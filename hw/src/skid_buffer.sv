==> flow/design.v <==
interface hwpe_ctrl_intf_periph #(
  parameter int unsigned ID_WIDTH = -1
) (
  input logic clk
);
  logic                req;
  logic                gnt;
  logic [31:0]         add;
  logic                wen;
  logic [3:0]          be;
  logic [31:0]         data;
  logic [ID_WIDTH-1:0] id;
  logic [31:0]         r_data;
  logic                r_valid;
  logic [ID_WIDTH-1:0] r_id;
  modport master (
    output req, add, wen, be, data, id,
    input  gnt, r_data, r_valid, r_id
  );
  modport slave (
    input  req, add, wen, be, data, id,
    output gnt, r_data, r_valid, r_id
  );
endinterface  
interface nvdla_csb_intf (
    input logic clk
);
    logic        valid;
    logic        ready;
    logic [15:0] addr;
    logic [31:0] wdat;
    logic        write;
    logic        r_valid;
    logic [31:0] r_data;
    logic        wr_complete;
    logic        nposted;
    modport master (
        input  ready, r_valid, r_data, wr_complete,
        output valid, addr, wdat, write, nposted
    );
    modport slave (
        output ready, r_valid, r_data, wr_complete,
        input  valid, addr, wdat, write, nposted
    );
    modport monitor (
        input ready, r_valid, r_data, wr_complete,
              valid, addr, wdat, write, nposted
    );
endinterface  
interface nvdla_dbb_intf #(
    parameter int unsigned NVDLA_DBB_AW_ADDR_WIDTH = 32,
    parameter int unsigned NVDLA_DBB_AR_ADDR_WIDTH = 32,
    parameter int unsigned NVDLA_DBB_W_DATA_WIDTH  = 64,
    parameter int unsigned NVDLA_DBB_R_DATA_WIDTH  = 64
) (
    input logic clk
);
    localparam NVDLA_DBB_W_STRB_WIDTH = NVDLA_DBB_W_DATA_WIDTH / 8;
    logic                               aw_valid;
    logic                               aw_ready;
    logic [3:0]                         aw_len;
    logic [NVDLA_DBB_AW_ADDR_WIDTH-1:0] aw_addr;
    logic [7:0]                         aw_id;
    logic                               ar_valid;
    logic                               ar_ready;
    logic [3:0]                         ar_len;
    logic [NVDLA_DBB_AR_ADDR_WIDTH-1:0] ar_addr;
    logic [7:0]                         ar_id;
    logic                               w_valid;
    logic                               w_ready;
    logic [NVDLA_DBB_W_DATA_WIDTH-1:0]  w_data;
    logic                               w_last;
    logic [NVDLA_DBB_W_STRB_WIDTH-1:0]  w_strb;
    logic                               b_valid;
    logic                               b_ready;
    logic [7:0]                         b_id;
    logic                               r_valid;
    logic                               r_ready;
    logic                               r_last;
    logic [NVDLA_DBB_R_DATA_WIDTH-1:0]  r_data;
    logic [7:0]                         r_id;
    modport master (   
        input  aw_ready,
        output aw_valid, aw_len, aw_addr, aw_id,
        input  ar_ready,
        output ar_valid, ar_len, ar_addr, ar_id,
        input  w_ready,
        output w_valid, w_data, w_last, w_strb,
        input  b_valid, b_id,
        output b_ready,
        input  r_valid, r_last, r_data, r_id,
        output r_ready
    );
    modport slave (   
        input  aw_valid, aw_len, aw_addr, aw_id,
        output aw_ready,
        input  ar_valid, ar_len, ar_addr, ar_id,
        output ar_ready,
        input  w_valid, w_data, w_last, w_strb,
        output w_ready,
        input  b_ready,
        output b_valid, b_id,
        input  r_ready,
        output r_valid, r_last, r_data, r_id
    );
endinterface  
module skid_buffer #(
    parameter DW = 8
) (
    input logic clk,
    input logic rst,
    input  logic          valid_i,
    output logic          ready_o,
    input  logic [DW-1:0] data_i,
    output logic          valid_o,
    input  logic          ready_i,
    output logic [DW-1:0] data_o
);
logic          valid_ff;
logic [DW-1:0] data_ff;
always_ff @(posedge clk) begin
    if (rst) valid_ff <= '0;
    else if ((valid_i && ready_o) && (valid_o && !ready_i)) valid_ff <= '1;
    else if (ready_i) valid_ff <= '0;
end
always_ff @(posedge clk) begin
    if (rst) data_ff <= '0;
    else if (valid_i && ready_o) data_ff <= data_i;
end
always_comb begin
    ready_o = ~valid_ff;
    valid_o = ~rst & (valid_i | valid_ff);
    if (valid_ff) data_o = data_ff;
    else if (valid_i) data_o = data_i;
    else data_o = '0;
end
endmodule
Step by step through the tools: skid_buffer
The steps from the RTL of skid_buffer to its reports follow in flow order.
Line numbers count from 1 in the design file above.
Operators carry their Yosys type and port widths (W data, S select, Z words).
Library cell names are shortened.
{ "setup": {"top": "skid_buffer", "clock": "clk", "lib": "sky130hd", "corner": "tt_025C_1v80"} }

After elaboration
Counts by Yosys on the flattened word-level netlist (proc, flatten, opt, wreduce; memories kept). Register bits leave out memories and registers merged into their read ports (data or address). Print and check cells are left out. Cells with the same type and inputs are merged into one.
{ "bits": {"ff_bits": 9, "inputBits": 12, "out_inout_bits": 10} }
{ "op_classes": {"mux": 4, "n_logic": 4, "reduce_logical": 5} }
{ "op_table": {"columns": ["op", "count"], "rows": [
  ["$mux W8", 2],
  ["$logic_and A1 B1 Y1", 3],
  ["$not A1 Y1", 2],
  ["$reduce_bool A2 Y1", 1],
  ["$mux W1", 2],
  ["$and A1 B1 Y1", 1],
  ["$or A1 B1 Y1", 1],
  ["$logic_not A1 Y1", 1]
]} }

Depth
Longest topological path by Yosys (ltp), each cell counted once; first at word level (registers and memories cut), then after technology mapping (sequential cells cut; the memories' decode and read muxes count).
{ "depth": {"ltp_word": 5, "ABC_AREA": 0, "depth_mapped": 4} }

Mapped cells and area
Yosys stat after the flow's synthesis: flattened, memories mapped to cells. It holds for the ABC_AREA given above (unset counts as 0); a run with the other value may have another netlist.
The area totals of this step are shown rounded.
{ "synth_totals": {"mapped_cells": 50, "synth_area_um2": 484.2, "seq_area_um2": 180.2, "ffs": 9, "buffers": 4} }
{ "by_type": {"columns": ["type", "count"], "rows": [
  ["dfxtp_1", 9],
  ["or4bb_1", 8],
  ["a22o_1", 8],
  ["nand2b_1", 8],
  ["o21ai_0", 8],
  ["buf_4", 2],
  ["nor2b_4", 1],
  ["nor2_1", 2],
  ["buf_2", 1],
  ["nor3_1", 1],
  ["clkbuf_1", 1],
  ["inv_1", 1]
]} }

Worst setup path after synthesis
OpenSTA on the mapped netlist: ideal clock, no wires. The path of least setup slack (recovery checks aside). Input and output delay are each 20% of the period. Register names are those of the netlist, which keeps one name where synthesis merged equal registers.
{ "synth_path": {"path_type": "register -> output", "startpoint": "register valid_ff", "endpoint": "output data_o[4]", "tclk_ns": 1.79, "arrival_time_ns": 0.904, "slack_ns": 0.528, "path_delay_ns": 0.904, "path_stages": 5, "period_less_setup_slack_ns": 1.262} }
"path_delay_ns" = arrival - input delay + setup time.
At an output port there is no setup time.
"path_stages" counts driving pins, that of a launching flip-flop among them; a cell with two outputs on the path counts twice.
"period_less_setup_slack_ns" is the clock period less the worst setup slack; recovery checks do not enter. This is arithmetic on one report: input and output delays are still those of the set period (20% each).
Between the ends stands the longest chain of elaborated cells between them, by number of cells; it is not shown to be the way that was timed. Of several equally long chains one is given.
A line is the first line of the expression or statement that the cell stems from. Yosys adds cells for indexed reads and writes and turns some case tables into memories.
A register here has more assigning lines than the two given.
{ "synth_via": {"cell_sequence": "dfxtp_1 > buf_4 > nor2b_4 > buf_4 > a22o_1", "elab_chain_cells": 1, "cells_between": 1, "classes_between": "mux: 1"} }
{ "synth_lines": {"columns": ["item", "line_no", "rtl"], "rows": [
  ["from (decl)", 119, "logic          valid_ff;"],
  ["from (assign)", 122, "if (rst) valid_ff <= '0;"],
  ["from (assign)", 123, "else if ((valid_i && ready_o) && (valid_o && !ready_i)) valid_ff <= '1;"],
  ["$mux W8", 133, "if (valid_ff) data_o = data_ff;"],
  ["to (decl)", 117, "output logic [DW-1:0] data_o"]
]} }

Worst path after layout
Path of least setup slack in the final report of flow run B (OpenROAD, finished layout, wires in). Where an end is a register, its clock arrival counts in the times.
{ "layout_path": {"path_type": "register -> output", "startpoint": "register valid_ff", "endpoint": "output data_o[4]", "tclk_ns": 1.16, "arrival_time_ns": 1.19, "slack_ns": -0.26, "path_stages": 5} }
Between the ends stands the longest chain of elaborated cells between them, by number of cells; it is not shown to be the way that was timed. Of several equally long chains one is given.
A register here has more assigning lines than the two given.
{ "layout_via": {"cell_sequence": "dfxtp_4 > nor2b_4 > buf_12 > a22o_1 > buf_2", "elab_chain_cells": 1, "cells_between": 1, "classes_between": "mux: 1"} }
{ "layout_lines": {"columns": ["item", "line_no", "rtl"], "rows": [
  ["from (decl)", 119, "logic          valid_ff;"],
  ["from (assign)", 122, "if (rst) valid_ff <= '0;"],
  ["from (assign)", 123, "else if ((valid_i && ready_o) && (valid_o && !ready_i)) valid_ff <= '1;"],
  ["$mux W8", 133, "if (valid_ff) data_o = data_ff;"],
  ["to (decl)", 117, "output logic [DW-1:0] data_o"]
]} }

Appendix: measured runs

Design skid_buffer on sky130hd. What follows are 2 stored runs of the flow, each under its own settings; their order means nothing. The constraints put input and output delay at 20% of the set period each and load the outputs with 0.01 pF.
"achieved period": clock period set for the run, less the worst setup slack. It is reckoned from that one timing run; input and output delays stay at 20% of the period that was set.
"critical setup path time": the worst setup path's part of the clock period (all of it between registers, 20% less for each end at a port) less its slack. A launch clock that arrives late makes it longer, a capture clock that arrives late makes it shorter.
"power" is the tool's figure for a default switching activity; nothing was simulated.
Values from the reports are rounded here.

==> flow run A: settings <==
{ "period_ns": 1.49, "CORE_UTILIZATION": 41, "SETUP_SLACK_MARGIN": -0.13, "PLACE_DENSITY": 0.79, "CORE_ASPECT_RATIO": 1.17, "CELL_PAD_IN_SITES_GLOBAL_PLACEMENT": 2, "CELL_PAD_IN_SITES_DETAIL_PLACEMENT": 1, "ABC_AREA": 0, "GPL_TIMING_DRIVEN": 1, "GPL_ROUTABILITY_DRIVEN": 0, "CTS_CLUSTER_SIZE": 62, "CAP_MARGIN": 20, "CORE_MARGIN": 2, "SLEW_MARGIN": 20 }
==> flow run A: results <==
no results, placement failed with GPL-0301

==> flow run B: settings <==
{ "period_ns": 1.16, "CORE_UTILIZATION": 33, "SETUP_SLACK_MARGIN": 0.14, "PLACE_DENSITY_LB_ADDON": 0.2, "CELL_PAD_IN_SITES_DETAIL_PLACEMENT": 1, "GPL_ROUTABILITY_DRIVEN": 0, "MIN_ROUTING_LAYER": "met1", "CAP_MARGIN": 20, "CORE_MARGIN": 2, "SLEW_MARGIN": 20 }
==> flow run B: results <==
overall die area: 1790 µm²
power: 0.8098 mW
cell area after synthesis: 484.2 µm²
smallest setup slack: -0.261 ns
sum of negative setup slack: -2.070 ns
post-route utilization: 0.597
std-cell area (final layout): 795.8 µm²
worst-case hold slack: 0.470 ns
critical setup path time: 1.19 ns
type of the worst setup path: register -> output
achieved period: 1.421 ns
